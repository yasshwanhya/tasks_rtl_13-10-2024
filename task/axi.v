==> flow/design.v <==
module axi#(
                                    parameter dw = 8
                              )
                             (
                                    input clk,
                                    input rstn,
                                    input [dw-1:0]s_tdata,
                                    input s_tvalid,
                                    output reg s_tready,
                                    input s_tlast,
                                    output reg [dw-1:0]m_tdata,
                                    output reg m_tvalid,
                                    input m_tready,
                                    output reg m_tlast
                              );
                 reg [dw-1:0]data_reg;
                 reg valid, ready, last;
                 wire ready1;
                 assign ready1 = m_tready;
                 always @(posedge clk)
                 begin
                        if(!rstn)
                        begin
                                data_reg <= 0;
                                valid <= 0;
                                ready <= 0;
                                last <= 0;
                        end
                        else
                        begin
                                if (s_tvalid)
                                begin
                                        ready <= ready1;
                                        if (ready)
                                        begin
                                            valid <= s_tvalid;
                                            last <= s_tlast;
                                        end
                                        if(s_tvalid && m_tready)
                                            data_reg <= s_tdata;
                                        else
                                            data_reg <= data_reg;                     
                                end
                                else
                                begin
                                    data_reg <= data_reg;
                                    valid <= 0;
                                    ready <= 0;
                                    last <= 0;
                                end
                        end
                 end
                 always @(posedge clk)
                 begin
                        if(!rstn)
                        begin
                                m_tdata  <= 0;
                                m_tvalid <= 0;
                                s_tready  <= 0;
                                m_tlast   <= 0;
                        end
                        else
                        begin
                                if( valid && ready )
                                begin
                                        m_tdata  <= data_reg;
                                        m_tvalid <= valid;
                                        s_tready  <= ready;
                                        m_tlast   <= last;
                                end
                                else if( valid && !ready )
                                begin
                                        m_tdata  <= m_tdata;
                                        m_tvalid <= 1'b1;
                                        s_tready  <= 1'b0;
                                        m_tlast   <= 1'b0;                                
                                end
                                else
                                begin
                                        m_tdata  <= m_tdata;
                                        m_tvalid <= 0;
                                        s_tready  <= 0;
                                        m_tlast   <= 0;                                
                                end     
                        end
                 end
endmodule
# Step by step through the tools: axi

Tool output for the design above, in the order of the flow.
Lines are those of the file above, counted from 1.
Cell names lack the library's common part.
Not given: n/a

Top module: axi
Clock input: clk
Standard-cell library: sky130hd
Corner: tt_025C_1v80

# Word-level counts

Yosys after proc, flatten, opt, wreduce and memory -nomap, before mapping. Enables and synchronous resets that opt folds into registers are not counted as muxes. Memory bits, and registers merged into a memory's read port (data or address), are not among the register bits. Print and check cells are not counted. Equal cells are merged and count once.

Flip-flop bits (word level): 22
Input bits: 13
Output and inout bits: 11
Elaborated cells: 17

Mux-type cells: 2
Reductions and logical operators: 7

Operators by type and width:

| operator            | count |
| 2-bit AND reduction | 3 |
| 1-bit logical AND   | 3 |
| 1-bit 2-to-1 mux    | 2 |
| 1-bit zero test     | 1 |

# Logic depth

Longest topological path by Yosys (ltp), each cell counted once; first at word level (registers and memories cut), then after technology mapping (sequential cells cut; the memories' decode and read muxes count).

Depth after elaboration: 4
ABC_AREA: 0
Depth in mapped cells: 4
Gate-level depth less buffers: 2

# Netlist

The flow's flattened synthesis, as Yosys stat reports it; memories are mapped. The netlist is that of the ABC_AREA named above (0 if unset); the other value can give another one.

Cells in the netlist: 80
Synthesis area: 842.1 um2
Area of sequential cells: 440.4 um2
Mapped flip-flops: 22
Buffers: 7

Cells by type:

| cell type | count | area in all (um2) |
| dfxtp_1   | 22    | 440.422 |
| mux2i_1   | 9     | 90.086 |
| o21ai_2   | 8     | 70.067 |
| nand2_1   | 17    | 63.811 |
| nand4_1   | 8     | 50.048 |
| buf_6     | 3     | 33.782 |
| buf_12    | 1     | 20.019 |
| and3_1    | 3     | 18.768 |
| and2_4    | 2     | 17.517 |
| buf_4     | 2     | 15.014 |
| nor2_1    | 3     | 11.261 |
| and2_1    | 1     | 6.256 |
| buf_2     | 1     | 5.005 |

# Path before layout

Path of least setup slack by OpenSTA after synthesis, without wires, with an ideal clock, recovery checks aside; 20% of the period is set as input and as output delay. Where synthesis merged equal registers, the netlist keeps one of their names.

Path type: input-to-reg
Start: input port rstn
End: register m_tlast
Period: 2.03 ns
External input delay: 0.406 ns
Library setup time: 0.116 ns
Time at the first pin: 0.406 ns
Arrival: 0.861 ns
Required time: 1.914 ns
Slack: 1.054 ns
Delay of the path: 0.571 ns
Driving pins on the path: 3
Buffers on the path: 1
Period reached after synthesis: 0.976 ns

"delay of the path" = arrival - input delay + setup time.
"driving pins on the path" counts driving pins, that of a launching flip-flop among them; a cell with two outputs on the path counts twice.
"period reached after synthesis" = period - worst setup slack (recovery checks aside). The figure is calculated, with input and output delays left at 20% of the set period.
The rows between start and end are the longest chain of elaborated cells between them; the timing report does not say that the signal goes this way. Where chains are equally long, one stands for them.
Each line given opens the expression or statement behind the cell; cells for indexed reads and writes are added by Yosys, which also makes memories of some case tables.
A register here has more assigning lines than the two given.

Cells stage by stage: buf_4 and2_1 and3_1
Cells in the longest elaborated chain: 1
Elaborated cells on any way between the ends: 1
Source lines of those cells: 0
Classes of those cells: 1 x reduce/logical

RTL lines, path after synthesis:

| item                | RTL line | text |
| start, declared     | 6        | `input rstn,` |
| 2-bit AND reduction | n/a      |  |
| end, assigned       | 60       | `m_tlast   <= 0;` |
| end, assigned       | 69       | `m_tlast   <= last;` |
| end, declared       | 14       | `output reg m_tlast` |

# Path in the finished layout

From the final timing report of run B: the path of least setup slack in the routed layout; clock arrival at registers is part of the times.

Path type: reg-to-output
Start: register m_tdata[3]
End: output port m_tdata[3]
Period: 0.783 ns
Output delay: 0.16 ns
Time at the first pin: 0.30 ns
Arrival: 0.75 ns
Required time: 0.63 ns
Slack: -0.13 ns
Driving pins on the path: 2
Buffers on the path: 1

A register here has more assigning lines than the two given.

Cells stage by stage: dfxtp_2 buf_6
Cells in the longest elaborated chain: 0
Elaborated cells on any way between the ends: 0
Source lines of those cells: 0

RTL lines, path after layout:

| item            | RTL line | text |
| start, declared | 11       | `output reg [dw-1:0]m_tdata,` |
| start, assigned | 66       | `m_tdata  <= data_reg;` |
| start, assigned | 73       | `m_tdata  <= m_tdata;` |
| end, declared   | 11       |  |

Measured results for axi: 2 stored runs of the Yosys and OpenROAD flow on sky130hd. The settings differ; the order carries no meaning. The constraints put input and output delay at 20% of the set period each and load the outputs with 0.01 pF.
By "period reached" is meant the clock period of the run minus its worst setup slack. This is arithmetic on one report: input and output delays are still those of the set period (20% each).
"time on the worst setup path": the worst setup path's part of the clock period (all of it between registers, 20% less for each end at a port) less its slack. A launch clock that arrives late makes it longer, a capture clock that arrives late makes it shorter.
"overall power": no workload was simulated; the value follows from the tool's default switching activity.
Settings: . = not set for that run.
Results: . = not shown.

| name                                                    | run A | run B         |
| period_ns                                               | 0.587 | 0.783         |
| CORE_UTILIZATION                                        | 61    | 53            |
| PLACE_DENSITY_LB_ADDON                                  | 0.04  | 0.19          |
| HOLD_SLACK_MARGIN                                       | 0.08  | 0.18          |
| CTS_CLUSTER_SIZE                                        | 83    | .             |
| MIN_ROUTING_LAYER                                       | met1  | .             |
| CAP_MARGIN                                              | 20    | 35            |
| CORE_MARGIN                                             | 2     | 2             |
| SLEW_MARGIN                                             | 20    | 20            |
| TNS_END_PERCENT                                         | .     | 65            |
| ABC_AREA                                                | .     | 0             |
| GPL_TIMING_DRIVEN                                       | .     | 0             |
| GPL_ROUTABILITY_DRIVEN                                  | .     | 0             |
| CTS_CLUSTER_DIAMETER                                    | .     | 233           |
| MAX_ROUTING_LAYER                                       | .     | met4          |
| period reached (ns)                                     | .     | 0.909         |
| worst hold slack (ns)                                   | .     | 0.130         |
| synthesis area (um2)                                    | .     | 842.1         |
| setup TNS (ns)                                          | .     | -1.832        |
| overall power (µW)                                      | .     | 1938          |
| area of the standard cells in the finished layout (um2) | .     | 1123.6        |
| full die area (um2)                                     | .     | 1923.7        |
| time on the worst setup path (ns)                       | .     | 0.75          |
| worst path kind                                         | .     | reg-to-output |
| worst setup slack after layout (ns)                     | .     | -0.126        |
| utilization (%)                                         | .     | 74.6          |

Run A: no final report: routing broke off with DPL-0033
